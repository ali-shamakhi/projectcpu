==> flow/design.v <==
`timescale 1ns / 1ps
module DIP_Parallelizer(
    input i_CLK,	 
    input i_Data,
    input i_RESET,
    output reg [15:0] o_DIP16,
	 output reg [4:0] o_Switch5,
    output o_DIPLatch
    );
	reg [4:0] _pos;
	reg _working;
	reg _last_pos_low;
	reg [15:0] _int_DIP16;
	reg [4:0]  _int_Switch5;
	assign o_DIPLatch = ~(~_last_pos_low & ~i_CLK & _working);
	initial
	begin
		_pos = 5'h00;
		_working = 0;
		_int_DIP16 = 16'h0000;
		o_DIP16 = 16'h0000;
		_int_Switch5 = 5'h00;
		o_Switch5 = 5'h00;
		_last_pos_low = 0;
	end
	always @ (posedge i_CLK)
	begin
		if (i_RESET)
		begin
			_pos = 5'h00;
			_working = 0;
			_int_DIP16 = 16'h0000;
			o_DIP16 = 16'h0000;
			_int_Switch5 = 5'h00;
			o_Switch5 = 5'h00;
		end
		if (_pos == 5'h00)
		begin
			o_DIP16 = _int_DIP16;
			o_Switch5 = _int_Switch5;
		end
		if (_working)
			if (_pos[4] == 1'b0)
				_int_DIP16[_pos ^ 4'h8] = i_Data;
			else if (_pos < 5'h15)
				_int_Switch5[4'h4 - _pos[3 -: 4]] = i_Data;
		if (~i_RESET)
		begin
			if (_working == 0)
				_working = 1;
			else if (_working == 1)
				_pos = _pos + 1;
			if (_pos >= 5'h18)
				_pos = 5'h00;
		end
	end
	always @ (negedge i_CLK)
	begin
		if (_pos == 5'h00)
		begin
			_last_pos_low = 0;
		end
		else
			_last_pos_low = 1;
	end
endmodule
Step by step through the tools: DIP_Parallelizer
Tool output for the design above, in the order of the flow.
Line numbers count from 1 in the design file above.
Library cell names are shortened.
{ "design": {"top": "DIP_Parallelizer", "clock_port": "i_CLK", "lib": "sky130hd", "corner": "tt_025C_1v80"} }

After elaboration
Yosys after proc, flatten, opt, wreduce and memory -nomap, before mapping. Memory bits, and registers merged into a memory's read port (data or address), are not among the register bits. Print and check cells are not counted. Equal cells are merged and count once.
{ "classes": {"n_addsub": 4, "cmp": 2, "shift": 4, "n_mux": 18, "n_logic": 12, "n_reduce_logical": 3} }
{ "ops": {"columns": ["op", "n"], "rows": [
  ["2-to-1 mux 16 bit", 5],
  ["2-to-1 mux 5 bit", 11],
  ["variable shift 1 x 6 -> 16 bit", 1],
  ["variable shift 1 x 6 -> 16 bit (first input constant)", 1],
  ["bitwise AND 16 bit", 1],
  ["OR 16 bit", 1],
  ["inverter 16 bit", 1],
  ["logical NOT 5 bit", 2],
  ["negation 5 -> 6 bit", 1],
  ["variable shift 1 x 5 -> 5 bit", 1],
  ["variable shift 1 x 5 -> 5 bit (first input constant)", 1],
  ["negation 4 -> 5 bit", 1],
  ["adder 5 x 1 -> 5 bit (second input constant)", 1],
  [">= comparator 5 bit (second input constant)", 1],
  ["< comparator 5 bit (second input constant)", 1],
  ["bitwise AND 5 bit", 1],
  ["OR 5 bit", 1],
  ["inverter 5 bit", 1],
  ["inverter 1 bit", 4],
  ["subtractor 3 x 4 -> 4 bit (first input constant)", 1],
  ["bitwise AND 1 bit", 2],
  ["nonzero test 2 bit", 1],
  ["2-to-1 mux 1 bit", 2]
]} }
{ "bits": {"ff_bits": 49, "in_bits": 3, "output_inout_bits": 22, "elab_cells": 50} }

Longest topological paths
Yosys ltp: most cells in a row. Word level: on the elaborated netlist, between registers, memories and ports. Mapped: between sequential cells and ports; inverters and the memories' decode and read muxes count.
{ "logic_depth": {"depth_word": 10, "ABC_AREA": 0, "ltp_mapped": 10, "depth_no_buf": 8} }

Netlist
The flow's flattened synthesis, as Yosys stat reports it; memories are mapped. The netlist is that of the ABC_AREA named above (0 if unset); the other value can give another one.
The area totals of this step are shown rounded.
{ "mapped": {"cells": 240, "yosys_area_mm2": 0.00242, "seqArea_mm2": 0.00119, "ff_cells": 49, "buffers": 17} }
{ "by_type": {"columns": ["type", "n", "area_total_um2"], "rows": [
  ["edfxtp_1", 21, 630.605],
  ["dfxtp_1", 28, 560.538],
  ["and3_1", 19, 118.864],
  ["mux2i_1", 9, 90.086],
  ["nand2_1", 22, 82.579],
  ["ha_1", 6, 75.072],
  ["nor2_1", 20, 75.072],
  ["nand3_1", 14, 70.067],
  ["xnor2_1", 6, 52.55],
  ["mux2_2", 4, 45.043],
  ["clkbuf_1", 9, 33.782],
  ["nand4_1", 5, 31.28],
  ["a211oi_1", 4, 30.029],
  ["xor2_1", 3, 26.275],
  ["nand2b_1", 4, 25.024],
  ["nor2b_1", 4, 25.024],
  ["o21ai_0", 5, 25.024],
  ["inv_1", 6, 22.522]
]} }
Other cell types: 33; their cells: 51.

Wiki page: DIP_Parallelizer / flow data

2 stored runs of DIP_Parallelizer in the flow (synthesis by Yosys, layout by OpenROAD, sky130hd cells), in arbitrary order. Constraints: input delay and output delay 20% of the set period each, output load 0.01 pF.
Values from the reports are rounded here.
[
  {
    "run": "record 1",
    "settings": { "period_ns": 3.82, "CAP_MARGIN": 20, "CORE_MARGIN": 2, "CORE_UTILIZATION": 40, "SLEW_MARGIN": 20 },
    "results": { "yosys.chip_area_mm2": 0.00242, "design.die.area_mm2": 0.00668, "cell_area_final_mm2": 0.00286, "worst_hold_slack_ns": 0.474, "worstSetupSlack_ns": 0.094 }
  },
  {
    "run": "record 2",
    "settings": { "period_ns": 2.1, "CORE_UTILIZATION": 65, "SETUP_SLACK_MARGIN": 0.07, "HOLD_SLACK_MARGIN": 0.13, "CORE_MARGIN": 9, "CELL_PAD_IN_SITES_GLOBAL_PLACEMENT": 0, "TNS_END_PERCENT": 75, "ABC_AREA": 1, "GPL_TIMING_DRIVEN": 1, "CTS_CLUSTER_SIZE": 59, "SLEW_MARGIN": 35, "CAP_MARGIN": 20 },
    "results": { "cell_area_final_mm2": 0.00334, "design.die.area_mm2": 0.00651, "worst_hold_slack_ns": 0.484, "yosys.chip_area_mm2": 0.00255, "worstSetupSlack_ns": -0.494 }
  }
]
