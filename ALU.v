==> flow/design.v <==
`timescale 1ns / 1ps
module ALU(
	input i_CLK,  
	input i_RST,	 
    input [7:0] i_Data1,
    input [7:0] i_Data2,
    input [4:0] i_ALUOp,
    output reg [7:0] o_Result,
    output reg [7:0] o_Result2,
    output reg o_Z,
	output reg o_S,
    output reg o_C,
    output reg o_OF
    );
	 reg [7:0] _temp;
	initial
	begin
		o_Result = 8'h00;
		o_Result2 = 8'h00;
		o_Z = 1'b0;
		o_S = 1'b0;
		o_C = 1'b0;
		o_OF = 1'b0;
		_temp = 8'h00;
	end
		always @(negedge i_RST or negedge i_CLK)
		begin
			if (i_RST == 1'b0)
			begin
				o_Result = 8'h00;
				o_Result2 = 8'h00;
				o_Z = 1'b0;
				o_S = 1'b0;
				o_C = 1'b0;
				o_OF = 1'b0;
			end
			else
			case(i_ALUOp)
				5'h01:
				begin
					o_Result = i_Data1;
				end
				5'h02:
				begin
					o_Result = i_Data2;
				end
				5'h13:
				begin
					o_Result = i_Data1;
					o_Result2 = i_Data2;
				end
				5'h03:
				begin
					{o_C, o_Result} = i_Data1 + i_Data2;
					o_S = o_Result[7];
					o_OF = (i_Data1[7] == i_Data2[7] ? o_Result[7] != i_Data1[7] : 1'b0);
					o_Z = (o_Result == 8'h00 ? 1'b1 : 1'b0);
				end
				5'h04:
				begin
					{o_C, o_Result} = i_Data1 - i_Data2;
					o_S = o_Result[7];
					o_OF = (i_Data1[7] != i_Data2[7] ? o_Result[7] != i_Data1[7] : 1'b0);
					o_Z = (o_Result == 8'h00 ? 1'b1 : 1'b0);
				end
				5'h05:
				begin
					{o_C, o_Result} = i_Data1 + {7'h00, o_C};
					o_S = o_Result[7];
					o_OF = (i_Data1[7] == i_Data2[7] ? o_Result[7] != i_Data1[7] : 1'b0);
					o_Z = (o_Result == 8'h00 ? 1'b1 : 1'b0);
				end
				5'h06:
				begin
					{o_C, o_Result} = i_Data1 + 8'h01;
					o_S = o_Result[7];
					o_OF = (i_Data1[7] == 0 ? o_Result[7] != i_Data1[7] : 1'b0);
					o_Z = (o_Result == 8'h00 ? 1'b1 : 1'b0);
				end
				5'h07:
				begin
					{o_C, o_Result} = i_Data1 - 8'h01;
					o_S = o_Result[7];
					o_OF = (i_Data1[7] != 0 ? o_Result[7] != i_Data1[7] : 1'b0);
					o_Z = (o_Result == 8'h00 ? 1'b1 : 1'b0);
				end
				5'h08:
				begin
					o_Result = $signed(i_Data1) >>> i_Data2;
					if (i_Data2 > 0)
						o_C = i_Data1[i_Data2 - 1];
					o_OF = o_Result[7] != i_Data1[7];
					o_S = o_Result[7];
					o_Z = (o_Result == 8'h00 ? 1'b1 : 1'b0);
				end
				5'h09:
				begin
					o_Result = i_Data1 >> i_Data2;
					if (i_Data2 > 0)
						o_C = i_Data1[i_Data2 - 1];
					o_OF = o_Result[7] != i_Data1[7];
					o_S = o_Result[7];
					o_Z = (o_Result == 8'h00 ? 1'b1 : 1'b0);
				end
				5'h0A:
				begin
					o_Result = $signed(i_Data1) <<< i_Data2;
					if (i_Data2 > 0)
						o_C = i_Data1[8 - i_Data2];
					o_OF = o_Result[7] != i_Data1[7];
					o_S = o_Result[7];
					o_Z = (o_Result == 8'h00 ? 1'b1 : 1'b0);
				end
				5'h0D:
				begin
					o_Result = i_Data1 << i_Data2;
					if (i_Data2 > 0)
						o_C = i_Data1[8 - i_Data2];
					o_OF = o_Result[7] != i_Data1[7];
					o_S = o_Result[7];
					o_Z = (o_Result == 8'h00 ? 1'b1 : 1'b0);
				end
				5'h0C:
				begin
					if (i_Data2 > 0)
					begin
						o_Result = (i_Data1 << i_Data2) | (i_Data1 >> (8 - i_Data2));
						o_C = i_Data1[8 - i_Data2];
					end
					o_OF = o_Result[7] != i_Data1[7];
					o_S = o_Result[7];
					o_Z = (o_Result == 8'h00 ? 1'b1 : 1'b0);						
				end
				5'h0B:
				begin
					if (i_Data2 > 0)
					begin
						o_Result = (i_Data1 >> i_Data2) | (i_Data1 << (8 - i_Data2));
						o_C = i_Data1[i_Data2 - 1];
					end
					o_OF = o_Result[7] != i_Data1[7];
					o_S = o_Result[7];
					o_Z = (o_Result == 8'h00 ? 1'b1 : 1'b0);
				end
				5'h0E:
				begin
					o_Result = i_Data1 & i_Data2;
					o_C = 0;
					o_OF = 0;
					o_S = o_Result[7];
					o_Z = (o_Result == 8'h00 ? 1'b1 : 1'b0);
				end
				5'h0F :
				begin
					o_Result = i_Data1 | i_Data2;
					o_C = 0;
					o_OF = 0;
					o_S = o_Result[7];
					o_Z = (o_Result == 8'h00 ? 1'b1 : 1'b0);
				end
				5'h10:
				begin
					o_Result = i_Data1 ^ i_Data2;
					o_C = 0;
					o_OF = 0;
					o_S = o_Result[7];
					o_Z = (o_Result == 8'h00 ? 1'b1 : 1'b0);
				end
				5'h12:
				begin
					{o_C, _temp} = i_Data1 - i_Data2;
					o_S = _temp[7];
					o_OF = (i_Data1[7] != i_Data2[7] ? _temp[7] != i_Data1[7] : 1'b0);
					o_Z = (_temp == 8'h00 ? 1'b1 : 1'b0);
				end
				5'h11:
				begin
					o_Result = ~i_Data1;
				end
			endcase
		end
endmodule
* From RTL to reports: ALU
Tool output for the design above, in the order of the flow.
Line numbers count from 1 in the design file above.
Library cell names are shortened.
The mark n/a stands for no value.
- Design top :: ALU
- Clock input :: i_CLK
- Library :: sky130hd
- Corner :: tt_025C_1v80

* After elaboration
Counts by Yosys on the flattened word-level netlist (proc, flatten, opt, wreduce; memories kept). Register bits leave out memories and registers merged into their read ports (data or address). Print and check cells are left out. Cells with the same type and inputs are merged into one.
- $add $sub $neg :: 7
- $mul :: 0
- Divide/modulo/power cells :: 0
- Order comparisons :: 1
- Equality and inequality tests :: 34
- Shifts and indexed selects :: 8
- Multiplexer cells :: 30
- Bitwise logic cells :: 6
- Reduce/logical cells :: 25
** Operators by type and width (number)
- 8-bit parallel mux with 17-bit select :: 1
- 8-bit logical NOT :: 14
- 5-bit by 4-bit == test with 1-bit output with constant B :: 8
- 8-bit by 32-bit indexed select with 1-bit output :: 1
- 8-bit by 32-bit left shift with 8-bit output :: 1
- 8-bit by 32-bit right shift with 8-bit output :: 1
- 8-bit 2-to-1 mux :: 4
- 1-bit parallel mux with 14-bit select :: 2
- 8-bit bitwise OR :: 3
- 1-bit 2-to-1 mux :: 21
- 5-bit by 3-bit == test with 1-bit output with constant B :: 4
- 5-bit == test with constant B :: 4
- 8-bit by 1-bit subtractor with 9-bit output with constant B :: 2
- 17-bit nonzero test :: 1
- 15-bit nonzero test :: 1
- 14-bit nonzero test :: 1
- 13-bit nonzero test :: 1
- 1-bit inequality test :: 12
- 12-bit nonzero test :: 1
- 1-bit parallel mux with 12-bit select :: 1
- 5-bit by 2-bit == test with 1-bit output with constant B :: 2
- 3-bit OR reduction :: 3
- 4-bit by 8-bit subtractor with 9-bit output with constant A :: 1
- 8-bit by 1-bit adder with 9-bit output :: 1
- 8-bit by 1-bit adder with 9-bit output with constant B :: 1
- 8-bit by 8-bit adder with 9-bit output :: 1
- 8-bit by 8-bit subtractor with 9-bit output :: 1
- 8-bit by 9-bit indexed select with 1-bit output :: 1
Not listed: further kinds 14, cells in them 16.
- Flip-flop bits (word level) :: 20
- Bits in latches :: 0
- RAM bits :: 0
- Memory bits (read-only) :: 0
- Word width x clocked read ports :: 0
- Memories kept :: 0
- Bits of input ports :: 23
- Output and inout bits :: 20
- Word-level cells :: 117

* Logic depth
Longest topological path by Yosys (ltp), each cell counted once; first at word level (registers and memories cut), then after technology mapping (sequential cells cut; the memories' decode and read muxes count).
- Depth in word-level cells :: 8
- ABC_AREA :: 0
- Mapped depth :: 16
- Depth with buffers taken out :: 12

* Synthesis result
The flow's flattened synthesis, as Yosys stat reports it; memories are mapped. The netlist is that of the ABC_AREA named above (0 if unset); the other value can give another one.
** Cell types
- dfrtn_1 :: number 20, area in all 500.48 um^2
- ha_1 :: number 33, area in all 412.896 um^2
- nor2_1 :: number 79, area in all 296.534 um^2
- mux4_2 :: number 13, area in all 292.781 um^2
- a21oi_1 :: number 46, area in all 230.221 um^2
- nand2_1 :: number 61, area in all 228.97 um^2
- xnor2_1 :: number 23, area in all 201.443 um^2
- o21ai_0 :: number 35, area in all 175.168 um^2
- nand3_1 :: number 34, area in all 170.163 um^2
- mux2_2 :: number 13, area in all 146.39 um^2
- buf_2 :: number 28, area in all 140.134 um^2
- mux2i_1 :: number 13, area in all 130.125 um^2
- nor3_1 :: number 26, area in all 130.125 um^2
- clkbuf_1 :: number 34, area in all 127.622 um^2
- inv_1 :: number 33, area in all 123.869 um^2
- o211ai_1 :: number 15, area in all 112.608 um^2
- a211oi_1 :: number 13, area in all 97.594 um^2
- a31oi_1 :: number 14, area in all 87.584 um^2
Other cell types: 64; their cells: 236.
- Cells in the netlist :: 769
- Mapped area :: 0.0054665 mm^2
- Sequential area :: 0.0005005 mm^2
- Flip-flops :: 20
- Buffer cells :: 71

Subject: ALU on sky130hd, stored results

Hello all,

Module ALU, platform sky130hd: 2 stored runs of the flow (Yosys, OpenROAD) with differing settings, in no particular order. Input and output delays are each 20% of the period that was set; the output load is 0.01 pF.
"total power after layout" is the tool's figure for a default switching activity; nothing was simulated.

** Run 1
- Settings :: period_ns=11.2; CORE_UTILIZATION=48; PLACE_DENSITY_LB_ADDON=0.14; CELL_PAD_IN_SITES_DETAIL_PLACEMENT=1; CAP_MARGIN=35; CORE_MARGIN=2; SLEW_MARGIN=20
- Total negative slack :: 0 ps
- Worst setup slack after layout :: 159 ps
- Post-route worst hold slack :: 458 ps
- Area of the standard cells in the finished layout :: 0.0065325 mm^2
- Post-route utilization :: 59.5 %
- Die area :: 0.0122578 mm^2
- Total power after layout :: 0.5044 mW
- Yosys chip area after synthesis :: 0.0054665 mm^2

** Run 2
- Settings :: period_ns=16.2; CORE_UTILIZATION=63; SETUP_SLACK_MARGIN=2.22; PLACE_DENSITY=0.41; CORE_ASPECT_RATIO=1.99; CORE_MARGIN=6; CELL_PAD_IN_SITES_GLOBAL_PLACEMENT=2; CELL_PAD_IN_SITES_DETAIL_PLACEMENT=1; TNS_END_PERCENT=85; ABC_AREA=0; SLEW_MARGIN=35; CAP_MARGIN=20
- Outcome :: no final report: placement broke off with GPL-0301

Thanks
